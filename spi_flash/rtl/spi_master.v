==> flow/design.v <==
module spi_master(
    input           clk     ,
    input           rst_n   ,
    input           req     ,
    input   [7:0]   din     ,
    output  [7:0]   dout    ,
    output          done    ,
    output          cs_n    ,
    output          mosi    ,
    input           miso    ,
    output          sclk        
);
    localparam  SCLK_PERIOD = 16,   
                SCLK_FALL   = 4 ,
                SCLK_RISE   = 12;
    reg [ 3:0]  cnt_sclk        ;
    wire        add_cnt_sclk    ;
    wire        end_cnt_sclk    ; 
    reg [ 3:0]  cnt_bit         ;
    wire        add_cnt_bit     ;
    wire        end_cnt_bit     ;
    reg         spi_sclk        ;
    reg         spi_mosi        ;
    reg [7:0]   rx_data         ;
    always @(posedge clk or negedge rst_n) begin 
        if (rst_n==0) begin
            cnt_sclk <= 0; 
        end
        else if(add_cnt_sclk) begin
            if(end_cnt_sclk)
                cnt_sclk <= 0; 
            else
                cnt_sclk <= cnt_sclk+1 ;
       end
    end
    assign add_cnt_sclk = (req);
    assign end_cnt_sclk = add_cnt_sclk  && cnt_sclk == (SCLK_PERIOD)-1 ;
    always @(posedge clk or negedge rst_n) begin 
        if (rst_n==0) begin
            cnt_bit <= 0; 
        end
        else if(add_cnt_bit) begin
            if(end_cnt_bit)
                cnt_bit <= 0; 
            else
                cnt_bit <= cnt_bit+1 ;
       end
    end
    assign add_cnt_bit = (end_cnt_sclk);
    assign end_cnt_bit = add_cnt_bit  && cnt_bit == (8)-1 ;
    always  @(posedge clk or negedge rst_n)begin
        if(rst_n==1'b0)begin
            spi_sclk <= 1'b1;
        end
        else if(cnt_sclk == SCLK_FALL-1)begin
            spi_sclk <= 1'b0;
        end
        else if(cnt_sclk == SCLK_RISE-1)begin
            spi_sclk <= 1'b1;
        end
    end
    always  @(posedge clk or negedge rst_n)begin
        if(rst_n==1'b0)begin
            spi_mosi <= 1'b0;
        end
        else if(cnt_sclk == SCLK_FALL-1)begin
            spi_mosi <= din[7-cnt_bit];
        end
    end
    always  @(posedge clk or negedge rst_n)begin
        if(rst_n==1'b0)begin
            rx_data <= 0;
        end
        else if(cnt_sclk == SCLK_RISE-1)begin
            rx_data[7-cnt_bit] <= miso;
        end
    end
    assign sclk = spi_sclk;
    assign mosi = spi_mosi;
    assign cs_n = ~req;
    assign done = end_cnt_bit;
    assign dout = rx_data;
endmodule 
== Reports on spi_master ==
What the tools print for spi_master, step after step.
Lines are those of the file above, counted from 1.
Cell names lack the library's common part.
A cell with n/a has no value.
Inputs
  top: spi_master
  clock input: clk
  library: sky130hd
  corner: tt_025C_1v80

== Elaborated design ==
Yosys after proc, flatten, opt, wreduce and memory -nomap, before mapping. Memory bits, and registers merged into a memory's read port (data or address), are not among the register bits. Print and check cells are not counted. Equal cells are merged and count once.
Operators by class
  $add $sub $neg: 4
  eq/ne operators: 4
  shift-type cells: 3
  muxes and demuxes: 4
  bitwise operators: 4
  reductions and logical operators: 3
Operators with widths (number)
  variable shift 1 x 33 -> 8 bit: 1
  variable shift 1 x 33 -> 8 bit with constant A: 1
  negation 32 -> 33 bit: 1
  variable part select 8 x 32 -> 1 bit: 1
  adder 4 x 1 -> 4 bit with constant B: 2
  == test 4 bit with constant B: 2
  bitwise AND 8 bit: 1
  OR 8 bit: 1
  NOT 8 bit: 1
  two-way mux 4 bit: 2
  subtractor 3 x 4 -> 5 bit with constant A: 1
  == test 4 x 2 -> 1 bit with constant B: 1
  == test 4 x 3 -> 1 bit with constant B: 1
  logical AND 1 bit: 2
  nonzero test 2 bit: 1
  two-way mux 1 bit: 2
  NOT 1 bit: 1
Bit counts
  bits in registers: 18
  input bits: 12
  output and inout port bits: 12

== Depth ==
Depth = most cells in a row (Yosys ltp): at word level without a register or memory, in the mapped netlist without a sequential cell, where the memories' decode and read muxes count.
Depth
  word-level depth: 6
  ABC_AREA: 0
  depth in mapped cells: 8
  gate-level depth less buffers: 8

== Synthesis result ==
Yosys stat after the flow's synthesis: flattened, memories mapped to cells. It holds for the ABC_AREA given above (unset counts as 0); a run with the other value may have another netlist.
Mapped netlist
  cells in the netlist: 94
  synthesis area: 1058.5 um^2
  flip-flop cells: 18
Cell types
  dfrtp_1: number 17, area in all 425.408 um^2
  mux2_1: number 8, area in all 90.086 um^2
  ha_1: number 7, area in all 87.584 um^2
  mux2_2: number 4, area in all 45.043 um^2
  nand4_1: number 5, area in all 31.28 um^2
  dfstp_2: number 1, area in all 26.275 um^2
  xor2_1: number 3, area in all 26.275 um^2
  mux4_2: number 1, area in all 22.522 um^2
  nand2_1: number 6, area in all 22.522 um^2
  nor2_1: number 5, area in all 18.768 um^2
  nor2b_1: number 3, area in all 18.768 um^2
  a22o_1: number 2, area in all 17.517 um^2
  xnor2_1: number 2, area in all 17.517 um^2
  buf_4: number 2, area in all 15.014 um^2
  inv_1: number 4, area in all 15.014 um^2
  nand3_1: number 3, area in all 15.014 um^2
  nor3b_1: number 2, area in all 15.014 um^2
  nor4b_2: number 1, area in all 15.014 um^2
Not listed: further types 15, cells in them 18.

== Path before layout ==
Path of least setup slack by OpenSTA after synthesis, without wires, with an ideal clock, recovery checks aside; 20% of the period is set as input and as output delay. Where synthesis merged equal registers, the netlist keeps one of their names.
Path post-synthesis
  kind: input port to output port
  from: in req
  to: out done
  clock period: 3.95 ns
  output delay: 0.790 ns
  arrival time: 1.460 ns
  required time: 3.160 ns
  slack: 1.700 ns
  delay of the path: 0.670 ns
  stages: 3
  synthesis period reached: 2.25 ns
"delay of the path" = arrival - input delay + setup time.
A path that ends at an output port has no setup time.
"stages" counts driving pins, that of a launching flip-flop among them; a cell with two outputs on the path counts twice.
"synthesis period reached" is the clock period less the worst setup slack; recovery checks do not enter. This is arithmetic on one report: input and output delays are still those of the set period (20% each).
Between the ends stands the longest chain of elaborated cells between them, by number of cells; it is not shown to be the way that was timed. Of several equally long chains one is given.
A line is the first line of the expression or statement that the cell stems from. Yosys adds cells for indexed reads and writes and turns some case tables into memories.
Between the ends, post-synthesis
  cell sequence: clkbuf_1 > nand4_1 > nor2_1
  length of the longest elaborated chain: 2
Ends and longest elaborated chain, post-synthesis
  from (decl): line 4  | input           req     ,
  logical AND 1 bit: line 37  | assign end_cnt_sclk = add_cnt_sclk  && cnt_sclk == (SCLK_PERIOD)-1 ;
  logical AND 1 bit: line 50  | assign end_cnt_bit = add_cnt_bit  && cnt_bit == (8)-1 ;
  to (decl): line 7  | output          done    ,

== Timing after layout ==
Path of least setup slack in the final report of run A (OpenROAD, finished layout, wires in). Where an end is a register, its clock arrival counts in the times.
Path post-layout
  kind: input port to output port
  from: in req
  to: out done
  clock period: 3.59 ns
  output delay: 0.72 ns
  arrival time: 2.34 ns
  required time: 2.87 ns
  slack: 0.53 ns
  stages: 4
Between the ends stands the longest chain of elaborated cells between them, by number of cells; it is not shown to be the way that was timed. Of several equally long chains one is given.
Between the ends, post-layout
  cell sequence: clkdlybuf4s50_1 > nand4_1 > nor2_1 > clkdlybuf4s50_1
  length of the longest elaborated chain: 2
Ends and longest elaborated chain, post-layout
  from (decl): line 4  | input           req     ,
  logical AND 1 bit: line 37  | assign end_cnt_sclk = add_cnt_sclk  && cnt_sclk == (SCLK_PERIOD)-1 ;
  logical AND 1 bit: line 50  | assign end_cnt_bit = add_cnt_bit  && cnt_bit == (8)-1 ;
  to (decl): line 7  | output          done    ,

Appendix: measured runs

2 stored runs of spi_master in the flow (synthesis by Yosys, layout by OpenROAD, sky130hd cells), in arbitrary order. Constraints: input delay and output delay 20% of the set period each, output load 0.01 pF.
"achieved clock period" is the run's clock period less its worst setup slack. It is reckoned from that one timing run; input and output delays stay at 20% of the period that was set.
"worst setup path time": the worst setup path's part of the clock period (all of it between registers, 20% less for each end at a port) less its slack. A launch clock that arrives late makes it longer, a capture clock that arrives late makes it shorter.
"power": no workload was simulated; the value follows from the tool's default switching activity.

Run A
==> flow/run.sh <==
#!/bin/bash
# the make line also repeats the synthesis and layout settings of config.mk as NAME=value (left out here)
make -C /OpenROAD-flow-scripts/flow DESIGN_CONFIG=/design/flow/config.mk WORK_HOME=/design/flow/orfs CLKGATE_MAP_FILE= finish
==> flow/config.mk <==
export PLATFORM = sky130hd
export DESIGN_NAME = spi_master
export DESIGN_NICKNAME = spi_master
export VERILOG_FILES = /design/flow/design.v
export SDC_FILE = /design/flow/constraint.sdc
export NUM_CORES = 4
export LEC_CHECK = 0
export CAP_MARGIN = 20
export CELL_PAD_IN_SITES_DETAIL_PLACEMENT = 0
export CORE_ASPECT_RATIO = 0.75
export CORE_MARGIN = 7
export CORE_UTILIZATION = 65
export MIN_ROUTING_LAYER = met1
export SLEW_MARGIN = 20
export TNS_END_PERCENT = 25
==> flow/constraint.sdc <==
create_clock -name core_clock -period 3.59 [get_ports {clk}]
set_input_delay 0.7180 -clock core_clock [delete_from_list [all_inputs] [get_ports {clk}]]
set_output_delay 0.7180 -clock core_clock [all_outputs]
set_load 0.01 [all_outputs]

==> results of run A <==
chip area after synthesis (Yosys): 1,058.5 um^2
die area: 2,966.1 um^2
standard-cell area of the final layout: 1,332.5 um^2
worst setup slack after layout: 0.532 ns
total negative slack: 0.000 ns
power: 768.5 µW
achieved clock period: 3.058 ns
worst setup path time: 1.62 ns
worst setup path kind: input port to output port

Run B
==> flow/run.sh <==
#!/bin/bash
# the make line also repeats the synthesis and layout settings of config.mk as NAME=value (left out here)
make -C /OpenROAD-flow-scripts/flow DESIGN_CONFIG=/design/flow/config.mk WORK_HOME=/design/flow/orfs CLKGATE_MAP_FILE= finish
==> flow/config.mk <==
export PLATFORM = sky130hd
export DESIGN_NAME = spi_master
export DESIGN_NICKNAME = spi_master
export VERILOG_FILES = /design/flow/design.v
export SDC_FILE = /design/flow/constraint.sdc
export NUM_CORES = 4
export LEC_CHECK = 0
export CAP_MARGIN = 15
export CELL_PAD_IN_SITES_DETAIL_PLACEMENT = 1
export CELL_PAD_IN_SITES_GLOBAL_PLACEMENT = 3
export CORE_MARGIN = 2
export CORE_UTILIZATION = 18
export CTS_CLUSTER_SIZE = 43
export GPL_ROUTABILITY_DRIVEN = 0
export MAX_ROUTING_LAYER = met4
export PLACE_DENSITY_LB_ADDON = 0.04
export SETUP_SLACK_MARGIN = 0.46
export SLEW_MARGIN = 20
==> flow/constraint.sdc <==
create_clock -name core_clock -period 3.7 [get_ports {clk}]
set_input_delay 0.7400 -clock core_clock [delete_from_list [all_inputs] [get_ports {clk}]]
set_output_delay 0.7400 -clock core_clock [all_outputs]
set_load 0.01 [all_outputs]

==> results of run B <==
chip area after synthesis (Yosys): 1,058.5 um^2
die area: 6,510.1 um^2
standard-cell area of the final layout: 1,412.6 um^2
worst setup slack after layout: 0.602 ns
total negative slack: 0.000 ns
power: 777.3 µW
achieved clock period: 3.098 ns
worst setup path time: 1.62 ns
worst setup path kind: input port to output port
